==> flow/design.v <==
module fifo #(
    parameter DATA_WIDTH = 8,
    parameter DEPTH = 16
) (
    input  logic              			clk,
    input  logic              			rst_,
    input  logic               			wr_en,
    input  logic               			rd_en,
    input  logic	[DATA_WIDTH-1:0] 	din,
    output logic	[DATA_WIDTH-1:0] 	dout,
    output logic              			full,
    output logic              			empty
);
	localparam ADDR_BITS = $clog2(DEPTH);
	logic	[DATA_WIDTH-1:0]	mem		[0:DEPTH-1];
	logic	[ADDR_BITS-1:0]		rd_ptr;
	logic	[ADDR_BITS-1:0]		wr_ptr;
	logic 	[ADDR_BITS:0]		cnt;
	always @(posedge clk or negedge rst_) begin
		if(!rst_) begin
			rd_ptr <= 0;
			wr_ptr <= 0;
			cnt <= 0;
			full <= 0;
			empty <= 1;
		end  
		else begin
			case({wr_en,rd_en})
				2'b10: begin  
					if(!full) begin
						mem[wr_ptr] <= din;
						wr_ptr <= (wr_ptr == DEPTH-1) ? 0 : wr_ptr + 1;  
						empty <= 0;
						full <= (cnt == DEPTH-1);
						cnt <= cnt + 1;
					end  
				end  
				2'b01: begin  
					if(!empty) begin
						dout <= mem[rd_ptr];
						rd_ptr <= (rd_ptr == DEPTH-1) ? 0 : rd_ptr + 1;  
						full <= 0;
						empty <= (cnt == 1);
						cnt <= cnt - 1;
					end  
				end  
				2'b11: begin  
					if(!full) begin  
						mem[wr_ptr] <= din;
						wr_ptr <= (wr_ptr == DEPTH-1) ? 0 : wr_ptr + 1;  
						if(empty) begin  
							cnt <= cnt + 1;
							empty <= 0;
						end
					end
					if(!empty) begin  
						dout <= mem[rd_ptr];
						rd_ptr <= (rd_ptr == DEPTH-1) ? 0 : rd_ptr + 1;  
						if(full) begin  
							cnt <= cnt - 1;
							full <= 0;
						end
					end
				end  
				default: ; 
			endcase
		end  
	end  
endmodule 
; ---- Tool chain data of fifo
; Tool output for the design above, in the order of the flow.
; Line numbers count from 1 in the design file above.
; Operators: Yosys type, input widths -> output width; for muxes data width and select width s.
; Library cell names are shortened.
; The mark n/a stands for no value.
[inputs]
top = fifo
clock_port = clk
cell_library = sky130hd
pvt_corner = tt_025C_1v80

; ---- Word level
; Source: Yosys, flattened and elaborated. Widths are those after wreduce. Registers that Yosys merges into a memory's read port (data or address) are not register bits. Print and check cells do not count.
[word_totals]
register_bits = 151
[op_classes]
add_sub_neg = 4
equal = 55
n_mux = 70
reduce_and_logical = 29
[op_table]
columns = cell, count
row1 = $mux 8, 50
row2 = $pmux 8 s16, 1
row3 = $eq 4x4->1 const B, 16
row4 = $reduce_and 4->1, 16
row5 = $ne 2x1->1 const B, 16
row6 = $eq 4x3->1 const B, 8
row7 = $mux 5, 6
row8 = $mux 4, 6
row9 = $eq 4x2->1 const B, 4
row10 = $pmux 5 s3, 1
row11 = $ne 2x2->1 const B, 4
row12 = $reduce_and 2->1, 4
row13 = $add 4x1->4 const B, 2
row14 = $eq 4x1->1 const B, 2
row15 = $logic_not 4->1, 2
row16 = $reduce_and 3->1, 2
row17 = $add 5x1->5 const B, 1
row18 = $sub 5x1->5 const B, 1
row19 = $eq 5x1->1 const B, 1
row20 = $eq 5x4->1 const B, 1
row21 = $eq 2x2->1 const B, 2
row22 = $reduce_bool 2->1, 2
row23 = $reduce_or 2->1, 2
row24 = $pmux 1 s2, 2
row25 = $mux 1, 4
row26 = $reduce_bool 3->1, 1
row27 = $eq 2x1->1 const B, 1

; ---- Logic depth
; Depth = most cells in a row (Yosys ltp): at word level without a register or memory, in the mapped netlist without a sequential cell, where the memories' decode and read muxes count.
[logic_depth]
ltp_word = 6
ABC_AREA = 0
ltp_mapped = 8
mapped_depth_nobuf = 6

; ---- Mapped cells and area
; The flow's flattened synthesis, as Yosys stat reports it; memories are mapped. The netlist is that of the ABC_AREA named above (0 if unset); the other value can give another one.
; The area totals of this step are shown rounded.
[types]
columns = cell_type, count
row1 = edfxtp_1, 136
row2 = dfrtp_1, 14
row3 = ha_1, 12
row4 = a22oi_1, 17
row5 = mux2i_1, 12
row6 = nand2_1, 29
row7 = o21ai_0, 20
row8 = nand3_1, 19
row9 = buf_2, 17
row10 = nor2_1, 22
row11 = a21oi_1, 15
row12 = xnor2_1, 7
row13 = a222oi_1, 6
row14 = mux2_2, 5
row15 = a31oi_1, 8
row16 = a221oi_1, 5
row17 = inv_1, 11
row18 = nand3b_1, 5
; Not listed: further types 45, cells in them 87.
[synth_totals]
mapped_cells = 447
yosys_area_um2 = 6429
ff_cells = 151
buffers = 32

; ---- Path before layout
; OpenSTA on the mapped netlist: ideal clock, no wires. The path of least setup slack (recovery checks aside). Input and output delay are each 20% of the period. Register names are those of the netlist, which keeps one name where synthesis merged equal registers.
[synth_path]
kind = input-to-reg
from = input port wr_en
to = register mem[1][0]
period_ns = 4.48
input_delay_ns = 0.896
setup_ns = 0.383
arrival_ns = 2.082
required_ns = 4.097
slack_ns = 2.014
delay_ns = 1.569
stages = 5
path_buffers = 2
synth_period_reached_ns = 2.466
; "delay_ns" = arrival - input delay + setup time.
; "stages" counts driving pins, that of a launching flip-flop among them; a cell with two outputs on the path counts twice.
; "synth_period_reached_ns" is the clock period less the worst setup slack; recovery checks do not enter. This is arithmetic on one report: input and output delays are still those of the set period (20% each).
; Between the ends stands the longest chain of elaborated cells between them, by number of cells; it is not shown to be the way that was timed. Of several equally long chains one is given.
; Each line given opens the expression or statement behind the cell; cells for indexed reads and writes are added by Yosys, which also makes memories of some case tables.
; Only ways into the end's enable, where the timed path ends, are counted here.
[synth_via]
path_cell_list = nor2b_1 buf_2 buf_2 nand3_1 nor3_1
elab_chain_len = 4
[synth_lines]
columns = element, line_no
row1 = from (decl), 7  ; input logic wr_en,
row2 = $eq 2x2->1, 28  ; case({wr_en,rd_en})
row3 = $reduce_or 2->1, n/a
row4 = $ne 2x1->1, n/a
row5 = $reduce_and 4->1, n/a
row6 = to (assign), 31  ; mem[wr_ptr] <= din;
row7 = to (assign), 49  ; mem[wr_ptr] <= din;
row8 = to (decl), 15  ; logic [DATA_WIDTH-1:0] mem [0:DEPTH-1];

; ---- Worst path after layout
; From the final timing report of entry A: the path of least setup slack in the routed layout; clock arrival at registers is part of the times.
[layout_path]
kind = reg-to-reg
from = register rd_ptr[1]
to = register dout[0]
period_ns = 1.94
setup_ns = 0.26
arrival_ns = 2.26
required_ns = 2.11
slack_ns = -0.16
stages = 8
path_buffers = 2
; Between the ends stands the longest chain of elaborated cells between them, by number of cells; it is not shown to be the way that was timed. Of several equally long chains one is given.
; A register here has more assigning lines than the two given.
[layout_via]
path_cell_list = dfrtp_2 buf_6 ha_4 buf_6 a222oi_1 mux2i_1 a221oi_2 a31oi_1
elab_chain_len = 4
[layout_lines]
columns = element, line_no
row1 = from (decl), 16  ; logic [ADDR_BITS-1:0] rd_ptr;
row2 = from (assign), 41  ; rd_ptr <= (rd_ptr == DEPTH-1) ? 0 : rd_ptr + 1;
row3 = from (assign), 58  ; rd_ptr <= (rd_ptr == DEPTH-1) ? 0 : rd_ptr + 1;
row4 = $eq 4x4->1, 40  ; dout <= mem[rd_ptr];
row5 = $pmux 8 s16, 40
row6 = $mux 8, 39  ; if(!empty) begin
row7 = $mux 8, 28  ; case({wr_en,rd_en})
row8 = to (assign), 40
row9 = to (assign), 57  ; dout <= mem[rd_ptr];
row10 = to (decl), 10  ; output logic [DATA_WIDTH-1:0] dout,

; Stored flow runs of fifo (2 of them; Yosys, OpenROAD, sky130hd). They differ in their settings and are not a sequence. Constraints: input delay and output delay 20% of the set period each, output load 0.01 pF.
; "period_reached_ns" means the clock period less the worst setup slack. The figure is calculated, with input and output delays left at 20% of the set period.
; "critical_path_time_ns" is the time allowed to the run's worst setup path (the clock period less input and output delay, where it has them) less its slack. Clock arrival times count: a late capture clock shortens it, a late launch clock lengthens it.
; Values from the reports are rounded here.

[entry A: settings]
period_ns = 1.94
CORE_UTILIZATION = 35
SETUP_SLACK_MARGIN = -0.16
PLACE_DENSITY = 0.43
CELL_PAD_IN_SITES_DETAIL_PLACEMENT = 2
CTS_CLUSTER_DIAMETER = 275
SLEW_MARGIN = 30
MAX_ROUTING_LAYER = met5
CAP_MARGIN = 20
CORE_MARGIN = 2
[entry A: results]
synthesis_area_um2 = 6429
die_um2 = 19470
final_stdcell_area_um2 = 8305
post_route_util_pct = 46.2
setup_worst_slack_ns = -0.156
setupTns_ns = -0.676
period_reached_ns = 2.096
critical_path_time_ns = 2.10
timing.worst_path_kind = reg-to-reg

[entry B: settings]
period_ns = 1.44
CORE_UTILIZATION = 55
PLACE_DENSITY_LB_ADDON = 0.04
CELL_PAD_IN_SITES_GLOBAL_PLACEMENT = 0
CELL_PAD_IN_SITES_DETAIL_PLACEMENT = 0
ABC_AREA = 1
GPL_TIMING_DRIVEN = 0
GPL_ROUTABILITY_DRIVEN = 1
CAP_MARGIN = 10
SLEW_MARGIN = 25
MAX_ROUTING_LAYER = met5
CORE_MARGIN = 2
[entry B: results]
synthesis_area_um2 = 6452
die_um2 = 12610
final_stdcell_area_um2 = 8447
post_route_util_pct = 74.0
setup_worst_slack_ns = -0.220
setupTns_ns = -4.960
period_reached_ns = 1.660
critical_path_time_ns = 1.66
timing.worst_path_kind = reg-to-reg
